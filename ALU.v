==> flow/design.v <==
module ALU  #(parameter N = 8) (
    input signed [N-1:0] A,
    input signed [N-1:0] B,
    input CLOCK,
    input [3:0] OP,
    output reg signed [2*N-1:0] S,
    output reg Carry_out
);
  wire signed [N-1:0] Sum;
  wire Cout_sum;
  wire signed [N-1:0] Sub;
  wire Cout_sub;
  wire Cout_neg_B;
  wire Cout_neg_A;
  wire signed [N-1:0] result_neg_B;
  wire signed [N-1:0] result_neg_A;
  reg [N-1:0] T;
  reg [2*N-1:0] shifted_A;
  reg [2*N-1:0] product_reg;
   RippleCarryAdder #(N) adder (
        .A(A),
        .B(B),
        .Sum(Sum),
        .Cout(Cout_sum)
    );
    RippleCarryAdder #(N) negate_b (
        .A(~B),
        .B(1),
        .Sum(result_neg_B),
        .Cout(Cout_neg_B)
    );
    RippleCarryAdder #(N) negate_a (
         .A(~A),
         .B(1),
         .Sum(result_neg_A),
         .Cout(Cout_neg_A)
    );
    RippleCarryAdder #(N) subtractor (
        .A(A),
        .B(result_neg_B),
        .Sum(Sub),
        .Cout(Cout_sub)
    );
    always @(posedge CLOCK) begin
        case(OP)
            4'b0000: begin
                S <= Sum;
                Carry_out <= Cout_sum;
            end
            4'b0001: begin
                S <= Sub;
                Carry_out <= Cout_sub;
            end
            4'b0010: begin
                S <= |A;
                Carry_out <= 1'b0;
            end
            4'b0011: begin
                S <= |B;
                Carry_out <= 1'b0;
            end
            4'b0100: begin
                S <= A | B;
                Carry_out <= 1'b0;
            end
            4'b0101: begin
                S <= A || B;
                Carry_out <= 1'b0;
            end
            4'b0110: begin
                S <= ^A;
                Carry_out <= 1'b0;
            end
            4'b0111: begin
                S <= ^B;
                Carry_out <= 1'b0;
            end
            4'b1000: begin
                S <= A ^ B;
                Carry_out <= 1'b0;
            end
            4'b1001: begin
                S <= &A;
                Carry_out <= 1'b0;
            end
            4'b1010: begin
                S <= &B;
                Carry_out <= 1'b0;
            end
            4'b1011: begin
                S <= A & B;
                Carry_out <= 1'b0;
            end
            4'b1100: begin
                S <= A && B;
                Carry_out <= 1'b0;
            end
            4'b1101: begin
                S <= result_neg_A;
                Carry_out <= Cout_neg_A;
            end
            4'b1110: begin
                S <= result_neg_B;
                Carry_out <= Cout_neg_B;
            end
            4'b1111: begin
  		if (T[0] == 1'b1) begin
		    product_reg <= product_reg + shifted_A;  	
		end
        	T <= T >> 1;
       		shifted_A <= shifted_A << 1;
 		S <= product_reg;
		Carry_out <= 1'b0;
            end
        endcase
    end
       always @(A,B) begin
		if(OP == 4'b1111) begin 
			if(B[N-1] == 1) begin
				shifted_A = ~A+1;
				T = ~B+1;
			end else begin shifted_A = A; T = B; end
			product_reg = 0;
		end
   	end
endmodule
module RippleCarryAdder  #(parameter N = 8) (
    input signed [N-1:0] A,
    input signed [N-1:0] B,
    output signed [N-1:0] Sum,
    output Cout
);
wire [N-1:0] SumTemp;
wire [N:0] Carry;
assign Carry[0] = 1'b0;
genvar i;
generate
    for (i = 0; i < N; i = i + 1) begin : ADDER_LOOP
        FullAdder FA (
            .A(A[i]),
            .B(B[i]),
            .Cin(Carry[i]),
            .Sum(SumTemp[i]),
            .Cout(Carry[i+1])
        );
    end
endgenerate
assign Cout = Carry[N];
assign Sum = {Cout, SumTemp};
endmodule
module FullAdder (
    input A,
    input B,
    input Cin,
    output Sum,
    output Cout
);
wire CoutIntermediate;
wire SumIntermediate;
assign SumIntermediate = A ^ B ^ Cin;
assign CoutIntermediate = (A & B) | (Cin & (A ^ B));
assign Sum = SumIntermediate;
assign Cout = CoutIntermediate;
endmodule
======== Step by step through the tools: ALU ========
Tool output for the design above, in the order of the flow.
Line numbers count from 1 in the design file above.
Operators: Yosys type, input widths -> output width; for muxes data width and select width s.
Cell names lack the library's common part.
The mark -- stands for no value.
design
  top ..................................... ALU
  clock port .............................. CLOCK
  library ................................. sky130hd
  corner .................................. tt_025C_1v80

======== Word level ========
Counts by Yosys on the flattened word-level netlist (proc, flatten, opt, wreduce; memories kept). Register bits leave out memories and registers merged into their read ports (data or address); mux counts leave out enables and synchronous resets folded into registers. Print and check cells are left out. Cells with the same type and inputs are merged into one.
operators by class
  shift-type cells ........................ 0
  mux-type cells .......................... 2
  bitwise gates (word level) .............. 109
  $mul .................................... 0
  $lt $le $gt $ge ......................... 0
  div/mod/pow operators ................... 0
  add/sub/neg operators ................... 0
  reduce/logical cells .................... 10
  eq/ne operators ......................... 15
operators with widths
  kind                count
  $pmux 16 s16        1
  $and 1x1->1         44
  $xor 1x1->1         44
  $eq 4x4->1 const B  8
  $eq 4x3->1 const B  4
  $not 8->8           2
  $reduce_and 8->1    2
  $reduce_or 8->1     2
  $reduce_xor 8->1    2
  $or 1x1->1          14
  $reduce_or 12->1    1
  $eq 4x2->1 const B  2
  $and 8x8->8         1
  $or 8x8->8          1
  $xor 8x8->8         1
  $logic_and 8x8->1   1
  $logic_or 8x8->1    1
  $pmux 1 s5          1
  $eq 4x1->1 const B  1
  $logic_not 4->1     1
  $not 1->1           2
storage and ports
  bits in writable memories ............... 0
  word width x clocked read ports ......... 0
  input bits .............................. 21
  memory bits (read-only) ................. 0
  latch bits .............................. 0
  register bits after elaboration ......... 17
  output and inout port bits .............. 17
  memory cells ............................ 0
  cells after elaboration ................. 138

======== Logic depth ========
Depth = most cells in a row (Yosys ltp): at word level without a register or memory, in the mapped netlist without a sequential cell, where the memories' decode and read muxes count.
logic depth
  word-level depth ........................ 18
  ABC_AREA ................................ 1
  gate-level depth with buffers ........... 15
  gate-level depth less buffers ........... 15

======== Netlist ========
The flow's flattened synthesis, as Yosys stat reports it; memories are mapped. The netlist is that of the ABC_AREA named above (0 if unset); the other value can give another one.
mapped netlist
  cell area after synthesis ............... 1941.9 um^2
  flip-flops .............................. 9
  cells in the netlist .................... 285
  sequential area ......................... 180.2 um^2
  buffers ................................. 9
cells by type
  type       count  total area (um^2)
  ha_1       44     550.528
  nand2_1    100    375.36
  fa_1       14     280.269
  dfxtp_1    9      180.173
  inv_1      44     165.158
  nor2_1     26     97.594
  nand3_1    19     95.091
  buf_4      9      67.565
  o2111ai_1  5      43.792
  nor2_2     5      31.28
  o21ai_0    3      15.014
  nand2_2    2      12.512
  o211ai_1   1      7.507
  o22ai_1    1      6.256
  a21oi_1    1      5.005
  nor3_1     1      5.005
  inv_2      1      3.754

======== Path before layout ========
OpenSTA on the mapped netlist: ideal clock, no wires. The path of least setup slack (recovery checks aside). Input and output delay are each 20% of the period. Register names are those of the netlist, which keeps one name where synthesis merged equal registers.
path post-synthesis
  path type ............................... input to register
  start point ............................. in B[0]
  end point ............................... reg S[14]
  path buffers ............................ 0
  data required time ...................... 5.435 ns
  library setup time ...................... 0.125 ns
  arrival time ............................ 4.428 ns
  clock period ............................ 5.56 ns
  driving pins on the path ................ 15
  external input delay .................... 1.112 ns
  path delay .............................. 3.441 ns
  setup slack ............................. 1.006 ns
  time at the first pin ................... 1.112 ns
  period reached after synthesis .......... 4.554 ns
"path delay" is the arrival time less input delay plus setup time.
"driving pins on the path": output pins that drive a net of the path, with the launching flip-flop's if there is one; two outputs of one cell count as two.
"period reached after synthesis" = period - worst setup slack (recovery checks aside). The figure is calculated, with input and output delays left at 20% of the set period.
Between the ends stands the longest chain of elaborated cells between them, by number of cells; it is not shown to be the way that was timed. Of several equally long chains one is given.
A line is the first line of the expression or statement that the cell stems from. Yosys adds cells for indexed reads and writes and turns some case tables into memories.
A register here has more assigning lines than the two given.
between the ends, post-synthesis
  cells stage by stage .................... inv_1 > ha_1 > fa_1 > fa_1 > fa_1 > fa_1 > fa_1 > inv_1 > fa_1 > inv_1 > fa_1 > nand3_1 > o21ai_0 > nor3_1 > o21ai_0
  length of the longest elaborated chain .. 17
  elaborated cells between the ends (all ways) .. 57
  those cells by class .................... mux: 1; logic: 56
RTL lines, path post-synthesis
  item              RTL line  source
  start, declared   3         input signed [N-1:0] B,
  $not 8->8         27        .A(~B),
  $not 1->1         --
  $and 1x1->1 x2    161       assign CoutIntermediate = (A & B) | (Cin & (A ^ B));
  $or 1x1->1        161
  $and 1x1->1       161
  $or 1x1->1        161
  $and 1x1->1       161
  [... 2 more ...]  --
  $or 1x1->1        161
  $and 1x1->1       161
  $or 1x1->1        161
  $and 1x1->1       161
  $or 1x1->1        161
  $xor 1x1->1       160       assign SumIntermediate = A ^ B ^ Cin;
  $pmux 16 s16      45        case(OP)
  end, assigned     47        S <= Sum;
  end, assigned     51        S <= Sub;
  end, declared     6         output reg signed [2*N-1:0] S,

======== Path in the finished layout ========
From the final timing report of run 2: the path of least setup slack in the routed layout; clock arrival at registers is part of the times.
path after layout
  path type ............................... input to register
  start point ............................. in A[0]
  end point ............................... reg S[14]
  clock period ............................ 7.07 ns
  path buffers ............................ 1
  setup slack ............................. 1.88 ns
  library setup time ...................... 0.12 ns
  arrival time ............................ 5.31 ns
  external input delay .................... 1.41 ns
  driving pins on the path ................ 15
  data required time ...................... 7.19 ns
  time at the first pin ................... 1.41 ns
Between the ends stands the longest chain of elaborated cells between them, by number of cells; it is not shown to be the way that was timed. Of several equally long chains one is given.
A register here has more assigning lines than the two given.
between the ends, after layout
  cells stage by stage .................... clkdlybuf4s50_1 > ha_2 > fa_1 > fa_2 > fa_1 > fa_2 > fa_1 > inv_1 > fa_1 > inv_1 > fa_1 > nand3_1 > o21ai_0 > nor3_1 > o21ai_0
  length of the longest elaborated chain .. 15
  elaborated cells between the ends (all ways) .. 37
  source lines of those cells ............. 4
  those cells by class .................... mux: 1; logic: 36
RTL lines, path after layout
  item             RTL line  source
  start, declared  2         input signed [N-1:0] A,
  $and 1x1->1 x2   161       assign CoutIntermediate = (A & B) | (Cin & (A ^ B));
  $or 1x1->1       161
  $and 1x1->1      161
  $or 1x1->1       161
  $and 1x1->1      161
  $or 1x1->1       161
  $and 1x1->1      161
  $or 1x1->1       161
  $and 1x1->1      161
  $or 1x1->1       161
  $and 1x1->1      161
  $or 1x1->1       161
  $xor 1x1->1      160       assign SumIntermediate = A ^ B ^ Cin;
  $pmux 16 s16     45        case(OP)
  end, assigned    47        S <= Sum;
  end, assigned    51        S <= Sub;
  end, declared    6         output reg signed [2*N-1:0] S,

Appendix: measured runs

Top module ALU; platform sky130hd; tools Yosys and OpenROAD; 2 stored runs in no particular order. Input and output delays are each 20% of the period that was set; the output load is 0.01 pF.
"critical path time": the worst setup path's part of the clock period (all of it between registers, 20% less for each end at a port) less its slack. A launch clock that arrives late makes it longer, a capture clock that arrives late makes it shorter.
By "total power after layout" is meant OpenSTA's value without simulated activity: inputs other than the clock are taken to toggle once in ten clock periods, and the tool carries that through the logic.

---- run 1 ----
settings
  period_ns = 2.86
  CORE_UTILIZATION = 37
  SETUP_SLACK_MARGIN = -0.25
  PLACE_DENSITY_LB_ADDON = 0.07
  CELL_PAD_IN_SITES_GLOBAL_PLACEMENT = 0
  CELL_PAD_IN_SITES_DETAIL_PLACEMENT = 2
  TNS_END_PERCENT = 55
  CAP_MARGIN = 5
  MIN_ROUTING_LAYER = met2
  CORE_MARGIN = 2
  SLEW_MARGIN = 20
results
  no results, routing failed with GRT-0116

---- run 2 ----
settings
  period_ns = 7.07
  CORE_UTILIZATION = 36
  SETUP_SLACK_MARGIN = 1.69
  CORE_ASPECT_RATIO = 1.7
  CORE_MARGIN = 10
  CELL_PAD_IN_SITES_GLOBAL_PLACEMENT = 0
  CELL_PAD_IN_SITES_DETAIL_PLACEMENT = 1
  ABC_AREA = 1
  GPL_TIMING_DRIVEN = 0
  GPL_ROUTABILITY_DRIVEN = 1
  CTS_CLUSTER_SIZE = 12
  MIN_ROUTING_LAYER = met1
  CAP_MARGIN = 20
  SLEW_MARGIN = 20
results
  worst setup slack after layout .......... 1.880 ns
  smallest hold slack ..................... 1.800 ns
  area inside the die boundary ............ 8836.0 um^2
  total power after layout ................ 0.000269 W
  critical path time ...................... 3.78 ns
  worst setup path type ................... input to register
  std-cell area (final layout) ............ 2466.1 um^2
  cell area after synthesis ............... 1941.9 um^2
